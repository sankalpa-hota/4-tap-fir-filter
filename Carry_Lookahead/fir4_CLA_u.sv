==> flow/design.v <==
`timescale 1ns/1ps
module fir4_CLA_u #(parameter w = 16)(
    input  logic                 clk,
    input  logic                 reset,
    input  logic signed [w-1:0] a,
    output logic signed [w+1:0] s
);
    logic signed [w-1:0] ar, br, cr, dr;
    logic signed [w:0] sum1;
    logic signed [w:0] sum2;
    logic signed [w+1:0] sum_final;
    function automatic logic [w:0] CLA_adder(input logic signed [w-1:0] x, input logic signed [w-1:0] y);
        logic [w-1:0] G;  
        logic [w-1:0] P;  
        logic [w:0] C;    
        logic [w-1:0] S;  
        begin
            for (int i = 0; i < w; i++) begin
                G[i] = x[i] & y[i];
                P[i] = x[i] ^ y[i];
            end
            C[0] = 1'b0;
            for (int i = 0; i < w; i++) begin
                C[i+1] = G[i] | (P[i] & C[i]);
            end
            for (int i = 0; i < w; i++) begin
                S[i] = P[i] ^ C[i];
            end
            CLA_adder = {C[w], S};  
        end
    endfunction
    always_comb begin
        sum1 = CLA_adder(ar, br);
        sum2 = CLA_adder(cr, dr);
        sum_final = $signed({sum1[w], sum1}) + $signed({sum2[w], sum2});
    end
    always_ff @(posedge clk) begin
        if (reset) begin
            ar <= '0; br <= '0; cr <= '0; dr <= '0;
            s  <= '0;
        end else begin
            ar <= a;
            br <= ar;
            cr <= br;
            dr <= cr;
            s <= sum_final;
        end
    end
endmodule
From RTL to reports: fir4_CLA_u. The steps from the RTL of fir4_CLA_u to its reports follow in flow order. Lines are those of the file above, counted from 1. Cell names lack the library's common part. The mark - stands for no value.

Design top: fir4_CLA_u. Clock input: clk. Standard-cell library: sky130hd. Timing corner: tt_025C_1v80.

Word level. Source: Yosys, flattened and elaborated, memories not mapped. Widths are those after wreduce; folded enables and synchronous resets count as part of the registers. Registers that Yosys merges into a memory's read port (data or address) are not register bits. Print and check cells do not count. Equal cells are merged and count once.

Under flip-flop bits (word level) stands 82. For input port bits the number is 18. For output and inout bits the number is 18. Under word-level cells stands 160.

For add/sub/neg operators the number is 1. Under bitwise gates (word level) stands 154.

Operators with widths (number): 1-bit AND (62); 1-bit XOR (62); 1-bit bitwise OR (30); 17-bit by 17-bit adder with 18-bit output (1).

Longest topological paths. Yosys ltp: most cells in a row. Word level: on the elaborated netlist, between registers, memories and ports. Mapped: between sequential cells and ports; inverters and the memories' decode and read muxes count.

The figure for depth after elaboration is 32. The figure for ABC_AREA is 0. Gate-level depth with buffers: 24.

Mapped cells and area. Source: synth_stat.txt of the flow (Yosys; design flattened, memories mapped). It holds for the ABC_AREA given above (unset counts as 0); a run with the other value may have another netlist.

Cells by type: dfxtp_1 (number 82, total area 1.64E+03 µm²); fa_1 (number 31, total area 620.595 µm²); inv_1 (number 97, total area 364.099 µm²); nor2_1 (number 68, total area 255.245 µm²); ha_1 (number 19, total area 237.728 µm²); nor2b_1 (number 24, total area 150.144 µm²); a21oi_1 (number 13, total area 65.062 µm²); xor2_1 (number 7, total area 61.309 µm²); nand2_1 (number 12, total area 45.043 µm²); a21o_1 (number 5, total area 37.536 µm²); o21ai_0 (number 7, total area 35.034 µm²); clkbuf_1 (number 7, total area 26.275 µm²); xnor2_1 (number 3, total area 26.275 µm²); o211ai_1 (number 3, total area 22.522 µm²); nor3_1 (number 4, total area 20.019 µm²); nand2b_1 (number 3, total area 18.768 µm²); a311oi_1 (number 2, total area 17.517 µm²); mux2_4 (number 1, total area 15.014 µm²).

Other cell types: 19; their cells: 23.

For cell count the number is 411. Under cell area after synthesis stands 3838.7 µm². The figure for flip-flop cells is 82. The entry for buffer cells reads 10.

Timing after synthesis. OpenSTA on the mapped netlist: ideal clock, no wires. The path of least setup slack (recovery checks aside). Input and output delay are each 20% of the period. Register names are those of the netlist, which keeps one name where synthesis merged equal registers.

Path kind: reg2reg. Start: register ar[0]. End: register s[16]. The entry for period reads 12400 ps. Setup time: 79 ps. For arrival time the number is 7317 ps. For setup slack the number is 5004 ps. For path delay the number is 7396 ps. Under stages on the path stands 24. For synthesis period reached the number is 7396 ps.

"path delay" = arrival - input delay + setup time. "stages on the path": output pins that drive a net of the path, with the launching flip-flop's if there is one; two outputs of one cell count as two. "synthesis period reached" is the clock period less the worst setup slack; recovery checks do not enter. This is arithmetic on one report: input and output delays are still those of the set period (20% each). The rows between start and end are the longest chain of elaborated cells between them; the timing report does not say that the signal goes this way. Where chains are equally long, one stands for them. A line is the first line of the expression or statement that the cell stems from. Yosys adds cells for indexed reads and writes and turns some case tables into memories.

Cell sequence: dfxtp_1 -> ha_1 -> inv_1 -> fa_1 -> fa_1 -> fa_1 -> fa_1 -> fa_1 -> fa_1 -> fa_1 -> fa_1 -> fa_1 -> fa_1 -> fa_1 -> fa_1 -> fa_1 -> fa_1 -> fa_1 -> inv_1 -> ha_1 -> o21ai_0 -> a21oi_1 -> or4_1 -> o211ai_1. Length of the longest elaborated chain: 32. The figure for elaborated cells between the ends (all ways) is 48. Those cells by class: add/sub (1); logic (47).

Ends and longest elaborated chain, post-synthesis: start: declaration (RTL line 8) `logic signed [w-1:0] ar, br, cr, dr;`; start: assignment (RTL line 39) `ar <= '0; br <= '0; cr <= '0; dr <= '0;`; start: assignment (RTL line 42) `ar <= a;`; 1-bit AND (RTL line 19) `G[i] = x[i] & y[i];`; 1-bit AND (RTL line 24) `C[i+1] = G[i] | (P[i] & C[i]);`; 1-bit bitwise OR (RTL line 24); 1-bit AND (RTL line 24); 1-bit bitwise OR (RTL line 24); 1-bit AND (RTL line 24); 1-bit bitwise OR (RTL line 24); (+18 left out); 1-bit AND (RTL line 24); 1-bit bitwise OR (RTL line 24); 1-bit AND (RTL line 24); 1-bit bitwise OR (RTL line 24); 1-bit AND (RTL line 24); 1-bit bitwise OR (RTL line 24); 17-bit by 17-bit adder with 18-bit output (RTL line 35) `sum_final = $signed({sum1[w], sum1}) + $signed({sum2[w], sum2});`; end: assignment (RTL line 40) `s  <= '0;`; end: assignment (RTL line 46) `s <= sum_final;`; end: declaration (RTL line 6) `output logic signed [w+1:0] s`.

Timing after layout. From the final timing report of run 1: the path of least setup slack in the routed layout; clock arrival at registers is part of the times. The path's times are printed in steps of 10 ps; the period is the one set.

Path kind: reg2reg. Start: register ar[0]. End: register s[16]. The entry for period reads 16000 ps. Setup time: 80 ps. For arrival time the number is 8040 ps. For setup slack the number is 8220 ps. Under stages on the path stands 24.

The rows between start and end are the longest chain of elaborated cells between them; the timing report does not say that the signal goes this way. Where chains are equally long, one stands for them.

Cell sequence: dfxtp_1 -> ha_1 -> inv_1 -> fa_1 -> fa_1 -> fa_1 -> fa_1 -> fa_1 -> fa_1 -> fa_1 -> fa_1 -> fa_1 -> fa_1 -> fa_1 -> fa_1 -> fa_1 -> fa_1 -> fa_1 -> inv_1 -> ha_1 -> o21ai_0 -> a21oi_1 -> or4_1 -> o211ai_1. Length of the longest elaborated chain: 32. The figure for elaborated cells between the ends (all ways) is 48. Those cells by class: add/sub (1); logic (47).

Ends and longest elaborated chain, post-layout: start: declaration (RTL line 8) `logic signed [w-1:0] ar, br, cr, dr;`; start: assignment (RTL line 39) `ar <= '0; br <= '0; cr <= '0; dr <= '0;`; start: assignment (RTL line 42) `ar <= a;`; 1-bit AND (RTL line 19) `G[i] = x[i] & y[i];`; 1-bit AND (RTL line 24) `C[i+1] = G[i] | (P[i] & C[i]);`; 1-bit bitwise OR (RTL line 24); 1-bit AND (RTL line 24); 1-bit bitwise OR (RTL line 24); 1-bit AND (RTL line 24); 1-bit bitwise OR (RTL line 24); (+18 left out); 1-bit AND (RTL line 24); 1-bit bitwise OR (RTL line 24); 1-bit AND (RTL line 24); 1-bit bitwise OR (RTL line 24); 1-bit AND (RTL line 24); 1-bit bitwise OR (RTL line 24); 17-bit by 17-bit adder with 18-bit output (RTL line 35) `sum_final = $signed({sum1[w], sum1}) + $signed({sum2[w], sum2});`; end: assignment (RTL line 40) `s  <= '0;`; end: assignment (RTL line 46) `s <= sum_final;`; end: declaration (RTL line 6) `output logic signed [w+1:0] s`.

--- measured runs ---
Settings and measured results of 2 stored flow runs for module fir4_CLA_u (sky130hd), not sorted in any way. The constraints put input and output delay at 20% of the set period each and load the outputs with 0.01 pF. "time on the worst setup path" means the part of the period allowed to the worst setup path (the constraints hold back 20% at inputs and 20% at outputs) less its slack; where the path has registers, the arrival times of their clocks count too. By "total power after layout" is meant OpenSTA's value without simulated activity: inputs other than the clock are taken to toggle once in ten clock periods, and the tool carries that through the logic. "time on the worst setup path" is given in steps of 10 ps.

Run 1 has these settings: period_ns 16.0; CORE_UTILIZATION 23; PLACE_DENSITY_LB_ADDON 0.01; CORE_ASPECT_RATIO 0.6; CORE_MARGIN 8; CELL_PAD_IN_SITES_GLOBAL_PLACEMENT 0; CTS_CLUSTER_SIZE 54; CAP_MARGIN 30; MIN_ROUTING_LAYER met2; MAX_ROUTING_LAYER met4; SLEW_MARGIN 20. The lowest hold slack reads 470 ps. The netlist area reported by Yosys stands at 3838.7 µm². The measured standard-cell area after routing is 4765.8 µm². The final utilization stands at 0.293. For the lowest setup slack the run shows 8222 ps. The area of the die reads 21215.3 µm². The post-route setup TNS reads 0 ps. The time on the worst setup path is 7780 ps. Worst setup path kind: reg2reg. The total power after layout stands at 0.0005207 W.

Run 2 has these settings: period_ns 6.82; CORE_UTILIZATION 38; SETUP_SLACK_MARGIN 0.19; PLACE_DENSITY_LB_ADDON 0.22; CORE_ASPECT_RATIO 0.54; CORE_MARGIN 7; CTS_CLUSTER_DIAMETER 130; SLEW_MARGIN 5; CAP_MARGIN 20. The lowest hold slack reads 469 ps. The netlist area reported by Yosys stands at 3838.7 µm². The measured standard-cell area after routing is 4780.8 µm². The final utilization stands at 0.496. For the lowest setup slack the run shows -162 ps. The area of the die reads 13246.3 µm². The post-route setup TNS reads -174 ps. The time on the worst setup path is 6980 ps. Worst setup path kind: reg2reg. The total power after layout stands at 0.001178 W.
--- end ---
